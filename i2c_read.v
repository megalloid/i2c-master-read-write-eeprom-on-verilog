==> flow/design.v <==
module i2c_read (
    CLOCK,
    LED,
  RESET,
    WRITE,
    I2C_SCLK,
    I2C_SDAT,
    COUNT,
    SD_COUNTER_OUT
);
 input    CLOCK;
 output [3:0]  LED;
 input      RESET;
 input    WRITE;
 output         I2C_SCLK;
 inout          I2C_SDAT;
 output [6:0]   SD_COUNTER_OUT;
 output [9:0]   COUNT;
 wire           reset_n;
 wire    write_n;
 reg            GO;
 reg [6:0]      SD_COUNTER = 6'b0;
 reg            SDI     = 1;
 reg            SCLK    = 1;
 reg [9:0]    COUNT;
 reg [7:0]      DATA = 8'b00000000;
 assign         reset_n = RESET;
 assign         write_n = WRITE;
 always @ (posedge CLOCK or negedge reset_n)
 begin
   if(~reset_n)
     GO <= 0;
   else
     if(~write_n)
     GO <= 1;
 end
 always @(posedge CLOCK or negedge reset_n)
 begin
   if(!reset_n)
     SD_COUNTER <= 6'b0;
   else
   begin
     if(!GO)
     SD_COUNTER <= 0;
     else
     if(SD_COUNTER < 45)
       SD_COUNTER <= SD_COUNTER + 1;
   end
 end
 always @(posedge CLOCK or negedge reset_n)
 begin
   if(!reset_n)
   begin
     SCLK <= 1; 
     SDI <= 1;
   end
   else
   case (SD_COUNTER)
     6'd0    : begin SDI <= 1; SCLK <= 1; end
     6'd1    : SDI <= 0;
     6'd2    : SCLK <= 0;
     6'd3    : SDI <= 1;
     6'd4    : SDI <= 0;
     6'd5    : SDI <= 1;
     6'd6    : SDI <= 0;
     6'd7    : SDI <= 0;
     6'd8    : SDI <= 0;
     6'd9    : SDI <= 0;
     6'd10   : SDI <= 0;
     6'd11   : SDI <= 1'bz;
     6'd12   : SDI <= 0;
     6'd13   : SDI <= 0;
     6'd14   : SDI <= 0;
     6'd15   : SDI <= 0;
     6'd16   : SDI <= 0;
     6'd17   : SDI <= 0;
     6'd18   : SDI <= 0;
     6'd19   : SDI <= 0;
     6'd20   : SDI <= 1'bz;
     6'd22   : begin SDI <= 0; SCLK <= 1; end
     6'd23   : begin SCLK <= 1; SDI <= 1; end
     6'd24   : SDI <= 0;
     6'd25   : SDI <= 1;
     6'd26   : SDI <= 0;
     6'd27   : SDI <= 0;
     6'd28   : SDI <= 0;
     6'd29   : SDI <= 0;
     6'd30   : SDI <= 1;
     6'd31   : SDI <= 1'bz;
     6'd32   : DATA[7] <= I2C_SDAT;
     6'd33   : DATA[6] <= I2C_SDAT;
     6'd34   : DATA[5] <= I2C_SDAT;
     6'd35   : DATA[4] <= I2C_SDAT;
     6'd36   : DATA[3] <= I2C_SDAT;
     6'd37   : DATA[2] <= I2C_SDAT;
     6'd38   : DATA[1] <= I2C_SDAT;
     6'd39   : DATA[0] <= I2C_SDAT;
     6'd40   : SDI <= 1'bz;
     6'd41   : begin SDI <= 1'b0; SCLK <= 1'b1; end
     6'd42   : SDI <= 1'b1;
   endcase
 end
 assign I2C_SCLK = ((SD_COUNTER >= 4) & (SD_COUNTER <= 42)  & (SD_COUNTER != 23))? ~CLOCK : SCLK;
 assign I2C_SDAT = ((SD_COUNTER >= 32) & (SD_COUNTER <= 39)) ? 1'bz : SDI;
 assign SD_COUNTER_OUT = SD_COUNTER;
 assign LED = DATA;
endmodule
# From RTL to reports: i2c_read
# What the tools print for i2c_read, step after step.
# Lines are those of the file above, counted from 1.
# Cell names lack the library's common part.
# Not given: -
dict set report inputs {
  top {i2c_read}
  clock {CLOCK}
  cell_library {sky130hd}
  pvt_corner {tt_025C_1v80}
}

# Word-level counts
# Source: Yosys, flattened and elaborated, memories not mapped. Widths are those after wreduce. Registers that Yosys merges into a memory's read port (data or address) are not register bits. Print and check cells do not count. Equal cells are merged and count once.
dict set report word_totals {
  regBits 14
  in_bits 3
  output_inout_bits 23
  word_cells 74
}
dict set report classes {
  addsub 1
  compare 5
  equal 39
  muxes 6
  n_logic 4
  reduce_and_logical 11
}
# operator count
set op_table {}
lappend op_table {{equality test 7 x 5 -> 1 bit with constant B} 15}
lappend op_table {{equality test 7 x 4 -> 1 bit with constant B} 8}
lappend op_table {{equality test 7 x 6 -> 1 bit with constant B} 7}
lappend op_table {{equality test 7 x 3 -> 1 bit with constant B} 4}
lappend op_table {{OR reduction 22 bit} 1}
lappend op_table {{equality test 7 x 2 -> 1 bit with constant B} 2}
lappend op_table {{less-or-equal comparator 7 x 6 -> 1 bit with constant B} 2}
lappend op_table {{two-way mux 7 bit} 2}
lappend op_table {{AND reduction 2 bit} 4}
lappend op_table {{OR reduction 4 bit} 2}
lappend op_table {{adder 7 x 1 -> 7 bit with constant B} 1}
lappend op_table {{equality test 7 x 1 -> 1 bit with constant B} 1}
lappend op_table {{greater-or-equal comparator 7 x 3 -> 1 bit with constant B} 1}
lappend op_table {{!= test 7 x 5 -> 1 bit with constant B} 1}
lappend op_table {{greater-or-equal comparator 7 x 6 -> 1 bit with constant B} 1}
lappend op_table {{< comparator 7 x 6 -> 1 bit with constant B} 1}
lappend op_table {{logical NOT 7 bit} 1}
lappend op_table {{OR reduction 7 bit} 1}
lappend op_table {{AND 1 bit} 3}
lappend op_table {{nonzero test 3 bit} 1}
lappend op_table {{parallel mux 1 bit (select 3 bit)} 1}
lappend op_table {{!= test 2 x 1 -> 1 bit with constant B} 1}
lappend op_table {{nonzero test 2 bit} 1}
lappend op_table {{parallel mux 1 bit (select 2 bit)} 1}
lappend op_table {{two-way mux 1 bit} 2}
lappend op_table {{NOT 1 bit} 1}

# Logic depth
# Longest topological path by Yosys (ltp), each cell counted once; first at word level (registers and memories cut), then after technology mapping (sequential cells cut; the memories' decode and read muxes count).
dict set report depth {
  word_depth 4
  ABC_AREA 0
  mapped_depth 7
  depth_no_buf 7
}

# After synthesis
# Yosys stat after the flow's synthesis: flattened, memories mapped to cells. It holds for the ABC_AREA given above (unset counts as 0); a run with the other value may have another netlist.
# cell_type count type_area_um2
set by_type {}
lappend by_type {dfrtp_1 8 200.192}
lappend by_type {edfxtp_1 4 120.115}
lappend by_type {buf_4 12 90.086}
lappend by_type {ha_1 6 75.072}
lappend by_type {and2_1 9 56.304}
lappend by_type {dfstp_2 2 52.55}
lappend by_type {mux2i_1 4 40.038}
lappend by_type {nor2b_1 6 37.536}
lappend by_type {xnor2_1 3 26.275}
lappend by_type {nand4_1 4 25.024}
lappend by_type {o21ai_0 5 25.024}
lappend by_type {nor2_1 6 22.522}
lappend by_type {nand2_1 5 18.768}
lappend by_type {a221oi_1 2 17.517}
lappend by_type {inv_1 4 15.014}
lappend by_type {nand3_1 3 15.014}
lappend by_type {nand3b_1 2 15.014}
lappend by_type {nor3_1 3 15.014}
# Other cell types: 19; their cells: 22.
dict set report mapped {
  cell_count 110
  mapped_area_um2 1029.7
  sequential_area_um2 372.9
  flip_flops 14
  buffers 14
}

2 stored runs of i2c_read in the flow (synthesis by Yosys, layout by OpenROAD, sky130hd cells), in arbitrary order. Constraints: input delay and output delay 20% of the set period each, output load 0.01 pF.
"period_reached_ns" is the run's clock period less its worst setup slack. It is reckoned from that one timing run; input and output delays stay at 20% of the period that was set.
"timing.worst_path_ns": the worst setup path's part of the clock period (all of it between registers, 20% less for each end at a port) less its slack. A launch clock that arrives late makes it longer, a capture clock that arrives late makes it shorter.
"power.total_mw" rests on the timing tool's default activity at the inputs, not on a simulated workload.

[flow] run 1: files
==> flow/run.sh <==
#!/bin/bash
# the make line also repeats the synthesis and layout settings of config.mk as NAME=value (left out here)
make -C /OpenROAD-flow-scripts/flow DESIGN_CONFIG=/design/flow/config.mk WORK_HOME=/design/flow/orfs CLKGATE_MAP_FILE= finish
==> flow/config.mk <==
export PLATFORM = sky130hd
export DESIGN_NAME = i2c_read
export DESIGN_NICKNAME = i2c_read
export VERILOG_FILES = /design/flow/design.v
export SDC_FILE = /design/flow/constraint.sdc
export NUM_CORES = 4
export LEC_CHECK = 0
export CAP_MARGIN = 20
export CORE_MARGIN = 2
export CORE_UTILIZATION = 40
export SLEW_MARGIN = 20
==> flow/constraint.sdc <==
create_clock -name core_clock -period 1.29 [get_ports {CLOCK}]
set_input_delay 0.2580 -clock core_clock [delete_from_list [all_inputs] [get_ports {CLOCK}]]
set_output_delay 0.2580 -clock core_clock [all_outputs]
set_load 0.01 [all_outputs]

[flow] run 1: metrics
[metrics] synthesis_area_um2 = 1029.7
[metrics] design.die.area_um2 = 2995.9
[metrics] cell_area_final_um2 = 1786.7
[metrics] finish.utilization_frac = 0.728
[metrics] setup_worst_slack_ns = -0.704
[metrics] fin_tns_ns = -7.038
[metrics] holdWs_ns = 0.056
[metrics] power.total_mw = 4.918
[metrics] period_reached_ns = 1.994
[metrics] timing.worst_path_ns = 1.74
[metrics] worst_path_kind = reg-to-output

[flow] run 2: files
==> flow/run.sh <==
#!/bin/bash
# the make line also repeats the synthesis and layout settings of config.mk as NAME=value (left out here)
make -C /OpenROAD-flow-scripts/flow DESIGN_CONFIG=/design/flow/config.mk WORK_HOME=/design/flow/orfs CLKGATE_MAP_FILE= finish
==> flow/config.mk <==
export PLATFORM = sky130hd
export DESIGN_NAME = i2c_read
export DESIGN_NICKNAME = i2c_read
export VERILOG_FILES = /design/flow/design.v
export SDC_FILE = /design/flow/constraint.sdc
export NUM_CORES = 4
export LEC_CHECK = 0
export CAP_MARGIN = 20
export CELL_PAD_IN_SITES_DETAIL_PLACEMENT = 2
export CELL_PAD_IN_SITES_GLOBAL_PLACEMENT = 2
export CORE_ASPECT_RATIO = 1.31
export CORE_MARGIN = 10
export CORE_UTILIZATION = 48
export CTS_CLUSTER_DIAMETER = 230
export CTS_CLUSTER_SIZE = 46
export MAX_ROUTING_LAYER = met4
export MIN_ROUTING_LAYER = met2
export PLACE_DENSITY_LB_ADDON = 0.12
export SLEW_MARGIN = 20
==> flow/constraint.sdc <==
create_clock -name core_clock -period 1.79 [get_ports {CLOCK}]
set_input_delay 0.3580 -clock core_clock [delete_from_list [all_inputs] [get_ports {CLOCK}]]
set_output_delay 0.3580 -clock core_clock [all_outputs]
set_load 0.01 [all_outputs]

[flow] run 2: did not finish, placement stopped with DPL-0033
